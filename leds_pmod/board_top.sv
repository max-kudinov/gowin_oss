==> flow/design.v <==
module board_top (
    input  logic        clk_i,
    input  logic        rst_n_i,
    input  logic [3:0 ] buttons_inv_i,
    input  logic [3:0 ] switches_inv_i,
    output logic [15:0] pmod_leds_inv_o,
    output logic [7:0 ] seven_seg_inv_o
);
    logic        rst;
    logic [15:0] pmod_leds;
    logic [3:0 ] buttons;
    logic [3:0 ] switches;
    logic [7:0 ] seven_seg;
    assign rst             = ~ rst_n_i;
    assign pmod_leds_inv_o = ~ pmod_leds;
    assign buttons         = ~ buttons_inv_i;
    assign switches        = ~ switches_inv_i;
    assign seven_seg_inv_o = ~ seven_seg;
    leds_pmod i_leds_pmod (
        .clk_i       ( clk_i     ),
        .rst_i       ( rst       ),
        .buttons     ( buttons   ),
        .switches    ( switches  ),
        .pmod_leds_o ( pmod_leds ),
        .seven_seg_o ( seven_seg )
    );
endmodule
module leds_pmod (
    input  logic        clk_i,
    input  logic        rst_i,
    input  logic [3:0]  buttons,
    input  logic [3:0]  switches,
    output logic [15:0] pmod_leds_o,
    output logic [7:0 ] seven_seg_o
);
    logic [21:0] cnt;
    logic [7:0] seven_seg_cnt;
    logic [10:0] refresh_cnt;
    logic enable;
    logic switch;
    logic [3:0] digit;
    always_ff @(posedge clk_i)
        if (rst_i)
            seven_seg_cnt <= '0;
        else if (enable) begin
            if (switches[1])
                seven_seg_cnt <= seven_seg_cnt + 1'b1;
            else
                seven_seg_cnt <= seven_seg_cnt - 1'b1;
        end
    always_ff @(posedge clk_i)
        if (rst_i)
            refresh_cnt <= '0;
        else
            refresh_cnt <= refresh_cnt + 1'b1;
    always_ff @(posedge clk_i)
        if (rst_i)
            cnt <= '0;
        else
            cnt <= cnt + 1'b1;
    assign enable = cnt == 0;
    assign seven_seg_o[0] = switch;
    always_ff @(posedge clk_i)
        if (rst_i)
            pmod_leds_o     <= '0;
        else if (enable) begin
            if (switches[0])
                pmod_leds_o <= { pmod_leds_o[14:0], buttons[0] | pmod_leds_o[15] };
            else
                pmod_leds_o <= { buttons[0] | pmod_leds_o[0], pmod_leds_o[15:1] };
        end
    always @(posedge clk_i)
        if (rst_i)
            switch <= '0;
        else if (refresh_cnt == 0)
            switch <= ~ switch;
    always_comb begin
        digit = 4'(seven_seg_cnt >> switch * 4);
        case (digit)
            4'd0:  seven_seg_o[7:1] = 7'b1111110;
            4'd1:  seven_seg_o[7:1] = 7'b0110000;
            4'd2:  seven_seg_o[7:1] = 7'b1101101;
            4'd3:  seven_seg_o[7:1] = 7'b1111001;
            4'd4:  seven_seg_o[7:1] = 7'b0110011;
            4'd5:  seven_seg_o[7:1] = 7'b1011011;
            4'd6:  seven_seg_o[7:1] = 7'b1011111;
            4'd7:  seven_seg_o[7:1] = 7'b1110000;
            4'd8:  seven_seg_o[7:1] = 7'b1111111;
            4'd9:  seven_seg_o[7:1] = 7'b1111011;
            4'd10: seven_seg_o[7:1] = 7'b1110111;
            4'd11: seven_seg_o[7:1] = 7'b0011111;
            4'd12: seven_seg_o[7:1] = 7'b1001110;
            4'd13: seven_seg_o[7:1] = 7'b0111101;
            4'd14: seven_seg_o[7:1] = 7'b1001111;
            4'd15: seven_seg_o[7:1] = 7'b1000111;
        endcase
    end
endmodule
**Tool chain data of board_top**

Tool output for the design above, in the order of the flow.
Lines are those of the file above, counted from 1.
Operators: Yosys type, input widths -> output width; for muxes data width and select width s.
Library cell names are shortened.
A cell with n/a has no value.

- Top: board_top
- Clock: clk_i
- Library: sky130hd
- Corner: tt_025C_1v80

**After elaboration**

Source: Yosys, flattened and elaborated, memories not mapped. Widths are those after wreduce; folded enables and synchronous resets count as part of the registers. Registers that Yosys merges into a memory's read port (data or address) are not register bits. Print and check cells do not count. Equal cells are merged and count once.
Memory sizes are those after Yosys's memory passes, which may raise the word count (mostly to a power of two), join words into wider ones and drop unused or constant bits.

- Bits in registers: 58
- Memory bits (read-only): 112
- Memories kept: 1
- Bits of input ports: 10

Memory list:

| memory | depth | width | rd ports | write ports | RTL line | text |
|---|---|---|---|---|---|---|
| (name not given) | 16 | 7 | 1 | 0 | 79 | `case (digit)` |

- $add $sub $neg: 4
- Shift operators: 1
- Multiplexer cells: 2
- Bitwise gates (word level): 7
- Reductions and logical operators: 2

Operator list:

| cell | number |
|---|---|
| $add 22x1->22 const B | 1 |
| $logic_not 22->1 | 1 |
| $not 16->16 | 1 |
| $mux 16 | 1 |
| $add 11x1->11 const B | 1 |
| $logic_not 11->1 | 1 |
| $add 8x1->8 const B | 1 |
| $sub 8x1->8 const B | 1 |
| $shr 8x3->4 | 1 |
| $not 8->8 | 1 |
| $mux 8 | 1 |
| $or 1x1->1 | 2 |
| $not 1->1 | 2 |
| $not 2->2 | 1 |

**Depth**

Longest topological path by Yosys (ltp), each cell counted once; first at word level (registers and memories cut), then after technology mapping (sequential cells cut; the memories' decode and read muxes count).

- Depth after elaboration: 3
- ABC_AREA: 0
- Gate-level depth with buffers: 8
- Mapped depth without buffers: 7

**Mapped cells and area**

Source: synth_stat.txt of the flow (Yosys; design flattened, memories mapped). It holds for the ABC_AREA given above (unset counts as 0); a run with the other value may have another netlist.

- Standard cells after synthesis: 368
- Synthesis area: 3,158.0 um^2
- Sequential area: 1,161.1 um^2
- Flip-flop cells: 58

Cells by type:

| cell | number |
|---|---|
| dfxtp_1 | 58 |
| ha_1 | 16 |
| nor2_1 | 50 |
| xor2_1 | 19 |
| nand2_1 | 38 |
| o211a_1 | 14 |
| o211ai_1 | 15 |
| inv_1 | 28 |
| nand3_1 | 21 |
| xnor2_1 | 10 |
| mux2i_1 | 5 |
| nor4_2 | 4 |
| nand4_1 | 6 |
| a21oi_1 | 7 |
| and4_1 | 4 |
| clkbuf_1 | 9 |
| nor4_1 | 5 |
| nor4b_2 | 2 |

Not listed: further types 36, cells in them 57.
The figures by module come from a second, unflattened synthesis with its own total; it is not the netlist above.

- Cells (unflattened synthesis): 378
- Area (unflattened synthesis): 3,199.3 um^2

Rows give one instance, submodules left out.

By module:

| module | times used | cells | area (um^2) | seq. area (um^2) |
|---|---|---|---|---|
| leds_pmod | 1 | 345 | 3,075.4 | 1,161.1 |
| board_top | 1 | 33 | 123.9 | 0.0 |

**Timing after synthesis**

Source: OpenSTA report_checks on the synthesized netlist (no wires, ideal clock, input and output delay 20% of the period each), path of least setup slack; recovery checks are left aside. Register names are those of the netlist, which keeps one name where synthesis merged equal registers.

- Path type: register to output
- From: register i_leds_pmod.switch
- To: output port seven_seg_inv_o[2]
- Clock period: 3,000 ps
- Output delay: 600 ps
- Data arrival time: 1,940 ps
- Data required time: 2,400 ps
- Setup slack: 460 ps
- Path delay: 1,940 ps
- Stages: 9
- Buffers on the path: 1
- Synthesis period reached: 2,540 ps

"path delay" = arrival - input delay + setup time.
At an output port there is no setup time.
"stages" counts driving pins, that of a launching flip-flop among them; a cell with two outputs on the path counts twice.
"synthesis period reached" is the clock period less the worst setup slack; recovery checks do not enter. This is arithmetic on one report: input and output delays are still those of the set period (20% each).
The rows between start and end are the longest chain of elaborated cells between them; the timing report does not say that the signal goes this way. Where chains are equally long, one stands for them.
Each line given opens the expression or statement behind the cell; cells for indexed reads and writes are added by Yosys, which also makes memories of some case tables.
The chain passes a memory read, where the word-level depth is cut; so it can be longer than that depth.

- Path through: dfxtp_1 -> clkbuf_1 -> inv_1 -> a21boi_0 -> inv_1 -> ha_1 -> nand2_1 -> o21ai_0 -> a22o_1
- Length of the longest elaborated chain: 3

Ends and longest elaborated chain, post-synthesis:

| item | RTL line | text |
|---|---|---|
| start, declared | 40 | `logic switch;` |
| start, assigned | 74 | `switch <= '0;` |
| start, assigned | 76 | `switch <= ~ switch;` |
| $shr 8x3->4 | 78 | `digit = 4'(seven_seg_cnt >> switch * 4);` |
| $mem_v2 16x7 | 79 | `case (digit)` |
| $not 8->8 | 18 | `assign seven_seg_inv_o = ~ seven_seg;` |
| end, declared | 7 | `output logic [7:0 ] seven_seg_inv_o` |

Nets of the timed path that keep an RTL name, with a line that drives or declares them; the list need not be complete.

Named nets, post-synthesis:

| net | RTL line |
|---|---|
| seven_seg_inv_o[0] | 18 |

**Timing after layout**

From the final timing report of job 1: the path of least setup slack in the routed layout; clock arrival at registers is part of the times.
The path's times are printed in steps of 10 ps; the period is the one set.

- Path type: register to output
- From: register i_leds_pmod.switch
- To: output port seven_seg_inv_o[2]
- Clock period: 5,090 ps
- Output delay: 1,020 ps
- Data arrival time: 3,060 ps
- Data required time: 4,070 ps
- Setup slack: 1,010 ps
- Stages: 10
- Buffers on the path: 2

The rows between start and end are the longest chain of elaborated cells between them; the timing report does not say that the signal goes this way. Where chains are equally long, one stands for them.
The chain passes a memory read, where the word-level depth is cut; so it can be longer than that depth.

- Path through: dfxtp_1 -> clkbuf_1 -> inv_1 -> a21boi_0 -> inv_1 -> ha_1 -> nand2_1 -> o21ai_0 -> a22o_1 -> clkdlybuf4s50_1
- Length of the longest elaborated chain: 3

Ends and longest elaborated chain, post-layout:

| item | RTL line | text |
|---|---|---|
| start, declared | 40 | `logic switch;` |
| start, assigned | 74 | `switch <= '0;` |
| start, assigned | 76 | `switch <= ~ switch;` |
| $shr 8x3->4 | 78 | `digit = 4'(seven_seg_cnt >> switch * 4);` |
| $mem_v2 16x7 | 79 | `case (digit)` |
| $not 8->8 | 18 | `assign seven_seg_inv_o = ~ seven_seg;` |
| end, declared | 7 | `output logic [7:0 ] seven_seg_inv_o` |

--- measured runs ---
Design board_top on sky130hd. What follows are 2 stored runs of the flow, each under its own settings; their order means nothing. The constraints put input and output delay at 20% of the set period each and load the outputs with 0.01 pF.
"period achieved" means the clock period less the worst setup slack. The figure is calculated, with input and output delays left at 20% of the set period.
"worst setup path time" means the part of the period allowed to the worst setup path (the constraints hold back 20% at inputs and 20% at outputs) less its slack; where the path has registers, the arrival times of their clocks count too.
"worst setup path time" is given in steps of 10 ps.

### Job 1

==> flow/run.sh <==
#!/bin/bash
# the make line also repeats the synthesis and layout settings of config.mk as NAME=value (left out here)
make -C /OpenROAD-flow-scripts/flow DESIGN_CONFIG=/design/flow/config.mk WORK_HOME=/design/flow/orfs CLKGATE_MAP_FILE= finish
==> flow/config.mk <==
export PLATFORM = sky130hd
export DESIGN_NAME = board_top
export DESIGN_NICKNAME = board_top
export VERILOG_FILES = /design/flow/design.v
export SDC_FILE = /design/flow/constraint.sdc
export NUM_CORES = 4
export LEC_CHECK = 0
export ABC_AREA = 0
export CAP_MARGIN = 20
export CORE_ASPECT_RATIO = 1.21
export CORE_MARGIN = 2
export CORE_UTILIZATION = 71
export CTS_CLUSTER_DIAMETER = 20
export GPL_TIMING_DRIVEN = 0
export PLACE_DENSITY_LB_ADDON = 0.21
export SLEW_MARGIN = 30
==> flow/constraint.sdc <==
create_clock -name core_clock -period 5.09 [get_ports {clk_i}]
set_input_delay 1.0180 -clock core_clock [delete_from_list [all_inputs] [get_ports {clk_i}]]
set_output_delay 1.0180 -clock core_clock [all_outputs]
set_load 0.01 [all_outputs]

Results of job 1:
- Standard-cell area after routing: 3,727.3 um^2
- Setup total negative slack: 0 ps
- Worst setup path time: 3,060 ps
- Critical path type: register to output
- Period achieved: 4,078 ps
- Worst setup slack after layout: 1,012 ps
- Mapped cell area after synthesis: 3,158.0 um^2
- Overall die area: 4,999.8 um^2
- Post-route worst hold slack: 479 ps

### Job 2

==> flow/run.sh <==
#!/bin/bash
# the make line also repeats the synthesis and layout settings of config.mk as NAME=value (left out here)
make -C /OpenROAD-flow-scripts/flow DESIGN_CONFIG=/design/flow/config.mk WORK_HOME=/design/flow/orfs CLKGATE_MAP_FILE= finish
==> flow/config.mk <==
export PLATFORM = sky130hd
export DESIGN_NAME = board_top
export DESIGN_NICKNAME = board_top
export VERILOG_FILES = /design/flow/design.v
export SDC_FILE = /design/flow/constraint.sdc
export NUM_CORES = 4
export LEC_CHECK = 0
export ABC_AREA = 0
export CAP_MARGIN = 20
export CORE_MARGIN = 2
export CORE_UTILIZATION = 32
export PLACE_DENSITY = 0.91
export SETUP_SLACK_MARGIN = -0.25
export SLEW_MARGIN = 5
==> flow/constraint.sdc <==
create_clock -name core_clock -period 2.54 [get_ports {clk_i}]
set_input_delay 0.5080 -clock core_clock [delete_from_list [all_inputs] [get_ports {clk_i}]]
set_output_delay 0.5080 -clock core_clock [all_outputs]
set_load 0.01 [all_outputs]

Results of job 2:
- Standard-cell area after routing: 3,839.9 um^2
- Setup total negative slack: -299 ps
- Worst setup path time: 2,130 ps
- Critical path type: register to output
- Period achieved: 2,634 ps
- Worst setup slack after layout: -94 ps
- Mapped cell area after synthesis: 3,158.0 um^2
- Overall die area: 10,679.2 um^2
- Post-route worst hold slack: 465 ps
--- end ---
